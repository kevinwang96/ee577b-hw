==> flow/design.v <==
module TM_ALU (clk, reset,
AvgTxLen,  
InstExed,  
CurTxLen,  
AvgTxLen_new,  
InstExed_new  
);
    parameter WIDTH = 8; 
    input clk, reset;
    input [WIDTH - 1:0] AvgTxLen, CurTxLen;
    input [WIDTH - 1:0] InstExed;
    output [WIDTH - 1:0] AvgTxLen_new;
    output [WIDTH - 1:0] InstExed_new;
    reg [3 * WIDTH - 1:0] stage_0;
    reg [4 * WIDTH - 1:0] stage_1;
    reg [4 * WIDTH - 1:0] stage_2;
    reg [2 * WIDTH - 1:0] stage_3;
    assign {AvgTxLen_new, InstExed_new} = stage_3;
    always @(posedge clk, posedge reset)
    begin
        if(reset) {stage_0, stage_1} <= 0;
        else
        begin
            stage_0 <= {AvgTxLen, InstExed, CurTxLen};
            stage_1[4 * WIDTH - 1:2 * WIDTH] <= stage_0[3 * WIDTH - 1:2 * WIDTH] * stage_0[2 * WIDTH - 1:WIDTH];
            stage_1[2 * WIDTH - 1:0] <= {stage_0[WIDTH - 1:0], stage_0[2 * WIDTH - 1:WIDTH]};
        end
    end
    always @(posedge clk, posedge reset)
    begin
        if(reset) stage_2 <= 0;
        else
        begin
            stage_2[4 * WIDTH - 1:2 * WIDTH] <= stage_1[4 * WIDTH - 1: 2 * WIDTH] + stage_1[2 * WIDTH - 1:WIDTH];
            stage_2[2 * WIDTH - 1:WIDTH] <= stage_1[WIDTH - 1:0] + 1;
            stage_2[WIDTH - 1:0] <= stage_1[WIDTH - 1:0] + 1;
        end
    end
    always @(posedge clk, posedge reset)
    begin   
        if(reset) stage_3 <= 0;
        else
        begin
            stage_3[2 * WIDTH - 1:WIDTH] <= (stage_2[4 * WIDTH - 1:2 * WIDTH]) / (stage_2[2 * WIDTH - 1:WIDTH]);
            stage_3[WIDTH - 1:0] <= stage_2[WIDTH - 1:0];
        end
    end
endmodule
-- From RTL to reports: TM_ALU
What the tools print for TM_ALU, step after step.
Line numbers count from 1 in the design file above.
Operators: Yosys type, input widths -> output width; for muxes data width and select width s.
Not given: -
- top module: TM_ALU
- clock: clk
- standard-cell library: sky130hd
- library corner: tt_025C_1v80

-- Word level
Source: Yosys, flattened and elaborated, memories not mapped. Widths are those after wreduce; folded enables and synchronous resets count as part of the registers. Registers that Yosys merges into a memory's read port (data or address) are not register bits. Print and check cells do not count. Equal cells are merged and count once.
- add/sub/neg operators at 2
- $mul: 1
- div/mod/pow operators at 1
- operators with widths (cell ; count):
    $div 16x8->16 ; 1
    $mul 8x8->16 ; 1
    $add 16x8->16 ; 1
    $add 8x1->8 const B ; 1
- noted register bits after elaboration: 104
- input port bits at 26
- output and inout port bits: 16
- elaborated cells: 8

-- Logic depth
Longest topological path by Yosys (ltp), each cell counted once; first at word level (registers and memories cut), then after technology mapping (sequential cells cut; the memories' decode and read muxes count).
- word-level depth: 1
- noted ABC_AREA: 1
- gate-level depth with buffers at 208
- depth with buffers taken out at 199

-- Synthesis result
The flow's flattened synthesis, as Yosys stat reports it; memories are mapped. The netlist is that of the ABC_AREA named above (0 if unset); the other value can give another one.
Totals and module areas in this step are rounded.
- mapped cells at 1425
- cell area after synthesis: 10800 µm²
- noted sequential area: 2400 µm²
- noted flip-flops: 96
- noted buffers: 38
- cell types (cell ; count):
    sky130_fd_sc_hd__dfrtp_1 ; 96
    sky130_fd_sc_hd__ha_1 ; 147
    sky130_fd_sc_hd__nand2_1 ; 342
    sky130_fd_sc_hd__inv_1 ; 240
    sky130_fd_sc_hd__fa_1 ; 37
    sky130_fd_sc_hd__xor2_1 ; 57
    sky130_fd_sc_hd__nand3_1 ; 84
    sky130_fd_sc_hd__o21ai_0 ; 58
    sky130_fd_sc_hd__xnor2_1 ; 31
    sky130_fd_sc_hd__nand2_2 ; 35
    sky130_fd_sc_hd__a21oi_1 ; 42
    sky130_fd_sc_hd__nor2_1 ; 51
    sky130_fd_sc_hd__a21o_1 ; 15
    sky130_fd_sc_hd__clkbuf_1 ; 30
    sky130_fd_sc_hd__nand4_1 ; 17
    sky130_fd_sc_hd__nand3_4 ; 6
    sky130_fd_sc_hd__o21bai_1 ; 13
    sky130_fd_sc_hd__nand3_2 ; 9
Not listed: further types 34, cells in them 115.

-- Worst setup path after synthesis
Source: OpenSTA report_checks on the synthesized netlist (no wires, ideal clock, input and output delay 20% of the period each), path of least setup slack; recovery checks are left aside. Register names are those of the netlist, which keeps one name where synthesis merged equal registers.
- path type: register to register
- start: register stage_2[8]
- end: register stage_3[8]
- clock period: 39.3 ns
- noted setup time: 0.119 ns
- time at the first pin at 0.000 ns
- arrival: 24.985 ns
- setup slack at 14.196 ns
- path delay at 25.104 ns
- noted stages: 199
- buffers on the path at 9
- noted synthesis period reached: 25.104 ns
"path delay" is the arrival time less input delay plus setup time.
"stages" counts driving pins, that of a launching flip-flop among them; a cell with two outputs on the path counts twice.
"synthesis period reached" is the clock period less the worst setup slack; recovery checks do not enter. This is arithmetic on one report: input and output delays are still those of the set period (20% each).
The rows between start and end are the longest chain of elaborated cells between them; the timing report does not say that the signal goes this way. Where chains are equally long, one stands for them.
A line is the first line of the expression or statement that the cell stems from. Yosys adds cells for indexed reads and writes and turns some case tables into memories.
- cells stage by stage: sky130_fd_sc_hd__dfrtp_1 -> sky130_fd_sc_hd__inv_1 -> sky130_fd_sc_hd__ha_1 -> sky130_fd_sc_hd__o21ai_0 -> sky130_fd_sc_hd__o21bai_1 -> sky130_fd_sc_hd__nand2_1 -> sky130_fd_sc_hd__inv_1 -> sky130_fd_sc_hd__ha_1 -> sky130_fd_sc_hd__o21ai_0 -> sky130_fd_sc_hd__nand2_1 -> sky130_fd_sc_hd__nand2_1 -> sky130_fd_sc_hd__nand2_1 -> sky130_fd_sc_hd__nand2_1 -> sky130_fd_sc_hd__ha_1 -> sky130_fd_sc_hd__nand2_1 -> sky130_fd_sc_hd__nand3_1 -> sky130_fd_sc_hd__nand2_1 -> sky130_fd_sc_hd__nand2_1 -> [... 163 more ...] -> sky130_fd_sc_hd__a21oi_1 -> sky130_fd_sc_hd__o21ai_0 -> sky130_fd_sc_hd__nor2_1 -> sky130_fd_sc_hd__nand3_4 -> sky130_fd_sc_hd__clkinv_2 -> sky130_fd_sc_hd__buf_8 -> sky130_fd_sc_hd__nand2_1 -> sky130_fd_sc_hd__o21ai_2 -> sky130_fd_sc_hd__ha_1 -> sky130_fd_sc_hd__a21boi_0 -> sky130_fd_sc_hd__o21a_1 -> sky130_fd_sc_hd__o21ai_0 -> sky130_fd_sc_hd__nand2_1 -> sky130_fd_sc_hd__a21oi_1 -> sky130_fd_sc_hd__o21bai_1 -> sky130_fd_sc_hd__a21o_1 -> sky130_fd_sc_hd__a21oi_1 -> sky130_fd_sc_hd__nand2_1
- cells in the longest elaborated chain at 1
- ends and longest elaborated chain, after synthesis (item ; RTL line ; text):
    from (decl) ; 16 ; reg [4 * WIDTH - 1:0] stage_2;
    from (assign) ; 31 ; if(reset) stage_2 <= 0;
    from (assign) ; 35 ; stage_2[2 * WIDTH - 1:WIDTH] <= stage_1[WIDTH - 1:0] + 1;
    $div 16x8->16 ; 44 ; stage_3[2 * WIDTH - 1:WIDTH] <= (stage_2[4 * WIDTH - 1:2 * WIDTH]) / (stage_2[2 * WIDTH - 1:WIDTH]);
    to (assign) ; 41 ; if(reset) stage_3 <= 0;
    to (assign) ; 44 ;
    to (decl) ; 17 ; reg [2 * WIDTH - 1:0] stage_3;

-- Worst path after layout
Path of least setup slack in the final report of job 1 (OpenROAD, finished layout, wires in). Where an end is a register, its clock arrival counts in the times.
- path type: register to register
- start: register stage_2[13]
- end: register stage_3[8]
- clock period: 50.0 ns
- noted setup time: 0.11 ns
- time at the first pin at 0.35 ns
- arrival: 28.86 ns
- setup slack at 21.39 ns
- noted stages: 184
- buffers on the path at 0
The rows between start and end are the longest chain of elaborated cells between them; the timing report does not say that the signal goes this way. Where chains are equally long, one stands for them.
- cells stage by stage: sky130_fd_sc_hd__dfrtp_1 -> sky130_fd_sc_hd__inv_1 -> sky130_fd_sc_hd__nand2_2 -> sky130_fd_sc_hd__nor2_4 -> sky130_fd_sc_hd__nand3_1 -> sky130_fd_sc_hd__nand2_1 -> sky130_fd_sc_hd__inv_1 -> sky130_fd_sc_hd__ha_1 -> sky130_fd_sc_hd__o21ai_0 -> sky130_fd_sc_hd__nand2_1 -> sky130_fd_sc_hd__nand2_1 -> sky130_fd_sc_hd__nand2_1 -> sky130_fd_sc_hd__nand2_1 -> sky130_fd_sc_hd__ha_1 -> sky130_fd_sc_hd__nand2_1 -> sky130_fd_sc_hd__nand3_1 -> sky130_fd_sc_hd__nand2_1 -> sky130_fd_sc_hd__nand2_1 -> [... 148 more ...] -> sky130_fd_sc_hd__inv_1 -> sky130_fd_sc_hd__a21oi_1 -> sky130_fd_sc_hd__o21ai_0 -> sky130_fd_sc_hd__nor2_1 -> sky130_fd_sc_hd__nand3_4 -> sky130_fd_sc_hd__clkinv_2 -> sky130_fd_sc_hd__nand2_1 -> sky130_fd_sc_hd__o21ai_2 -> sky130_fd_sc_hd__ha_1 -> sky130_fd_sc_hd__a21boi_0 -> sky130_fd_sc_hd__o21a_1 -> sky130_fd_sc_hd__o21ai_0 -> sky130_fd_sc_hd__nand2_1 -> sky130_fd_sc_hd__a21oi_1 -> sky130_fd_sc_hd__o21bai_1 -> sky130_fd_sc_hd__a21o_1 -> sky130_fd_sc_hd__a21oi_1 -> sky130_fd_sc_hd__nand2_1
- cells in the longest elaborated chain at 1
- ends and longest elaborated chain, after layout (item ; RTL line ; text):
    from (decl) ; 16 ; reg [4 * WIDTH - 1:0] stage_2;
    from (assign) ; 31 ; if(reset) stage_2 <= 0;
    from (assign) ; 35 ; stage_2[2 * WIDTH - 1:WIDTH] <= stage_1[WIDTH - 1:0] + 1;
    $div 16x8->16 ; 44 ; stage_3[2 * WIDTH - 1:WIDTH] <= (stage_2[4 * WIDTH - 1:2 * WIDTH]) / (stage_2[2 * WIDTH - 1:WIDTH]);
    to (assign) ; 41 ; if(reset) stage_3 <= 0;
    to (assign) ; 44 ;
    to (decl) ; 17 ; reg [2 * WIDTH - 1:0] stage_3;

Module TM_ALU, platform sky130hd: 2 stored runs of the flow (Yosys, OpenROAD) with differing settings, in no particular order. Input and output delays are each 20% of the period that was set; the output load is 0.01 pF.
"reached clock period" means the clock period less the worst setup slack. The figure is calculated, with input and output delays left at 20% of the set period.
"critical path time": the worst setup path's part of the clock period (all of it between registers, 20% less for each end at a port) less its slack. A launch clock that arrives late makes it longer, a capture clock that arrives late makes it shorter.
Measured values are rounded.

Job 1

==> flow/run.sh <==
#!/bin/bash
# the make line also repeats the synthesis and layout settings of config.mk as NAME=value (left out here)
make -C /OpenROAD-flow-scripts/flow DESIGN_CONFIG=/design/flow/config.mk WORK_HOME=/design/flow/orfs CLKGATE_MAP_FILE= finish
==> flow/config.mk <==
export PLATFORM = sky130hd
export DESIGN_NAME = TM_ALU
export DESIGN_NICKNAME = TM_ALU
export VERILOG_FILES = /design/flow/design.v
export SDC_FILE = /design/flow/constraint.sdc
export NUM_CORES = 4
export LEC_CHECK = 0
export ABC_AREA = 1
export CAP_MARGIN = 20
export CELL_PAD_IN_SITES_DETAIL_PLACEMENT = 0
export CORE_ASPECT_RATIO = 0.69
export CORE_MARGIN = 3
export CORE_UTILIZATION = 36
export GPL_ROUTABILITY_DRIVEN = 0
export PLACE_DENSITY = 0.65
export SETUP_SLACK_MARGIN = -0.68
export SLEW_MARGIN = 20
==> flow/constraint.sdc <==
create_clock -name core_clock -period 50.0 [get_ports {clk}]
set_input_delay 10.0000 -clock core_clock [delete_from_list [all_inputs] [get_ports {clk}]]
set_output_delay 10.0000 -clock core_clock [all_outputs]
set_load 0.01 [all_outputs]

Measured in job 1:
- noted the chip area in the Yosys report: 10800 µm²
- total die area: 32000 µm²
- noted the standard-cell area after layout: 11800 µm²
- noted the utilization in the final report: 0.41
- worst setup slack after layout: 21.4 ns
- total negative setup slack at 0.000 ns
- noted the worst hold slack: 0.352 ns
- reached clock period: 28.613 ns
- critical path time at 28.61 ns
- class of the worst setup path: register to register

Job 2

==> flow/run.sh <==
#!/bin/bash
# the make line also repeats the synthesis and layout settings of config.mk as NAME=value (left out here)
make -C /OpenROAD-flow-scripts/flow DESIGN_CONFIG=/design/flow/config.mk WORK_HOME=/design/flow/orfs CLKGATE_MAP_FILE= finish
==> flow/config.mk <==
export PLATFORM = sky130hd
export DESIGN_NAME = TM_ALU
export DESIGN_NICKNAME = TM_ALU
export VERILOG_FILES = /design/flow/design.v
export SDC_FILE = /design/flow/constraint.sdc
export NUM_CORES = 4
export LEC_CHECK = 0
export CAP_MARGIN = 20
export CORE_ASPECT_RATIO = 0.98
export CORE_MARGIN = 2
export CORE_UTILIZATION = 51
export CTS_CLUSTER_SIZE = 34
export GPL_TIMING_DRIVEN = 1
export MAX_ROUTING_LAYER = met4
export PLACE_DENSITY = 0.38
export SLEW_MARGIN = 10
export TNS_END_PERCENT = 25
==> flow/constraint.sdc <==
create_clock -name core_clock -period 45.3 [get_ports {clk}]
set_input_delay 9.0600 -clock core_clock [delete_from_list [all_inputs] [get_ports {clk}]]
set_output_delay 9.0600 -clock core_clock [all_outputs]
set_load 0.01 [all_outputs]

Measured in job 2:
- noted the chip area in the Yosys report: 10200 µm²
- total die area: 21200 µm²
- noted the standard-cell area after layout: 11200 µm²
- noted the utilization in the final report: 0.565
- worst setup slack after layout: 12.2 ns
- total negative setup slack at 0.000 ns
- noted the worst hold slack: 0.351 ns
- reached clock period: 33.071 ns
- critical path time at 33.07 ns
- class of the worst setup path: register to register
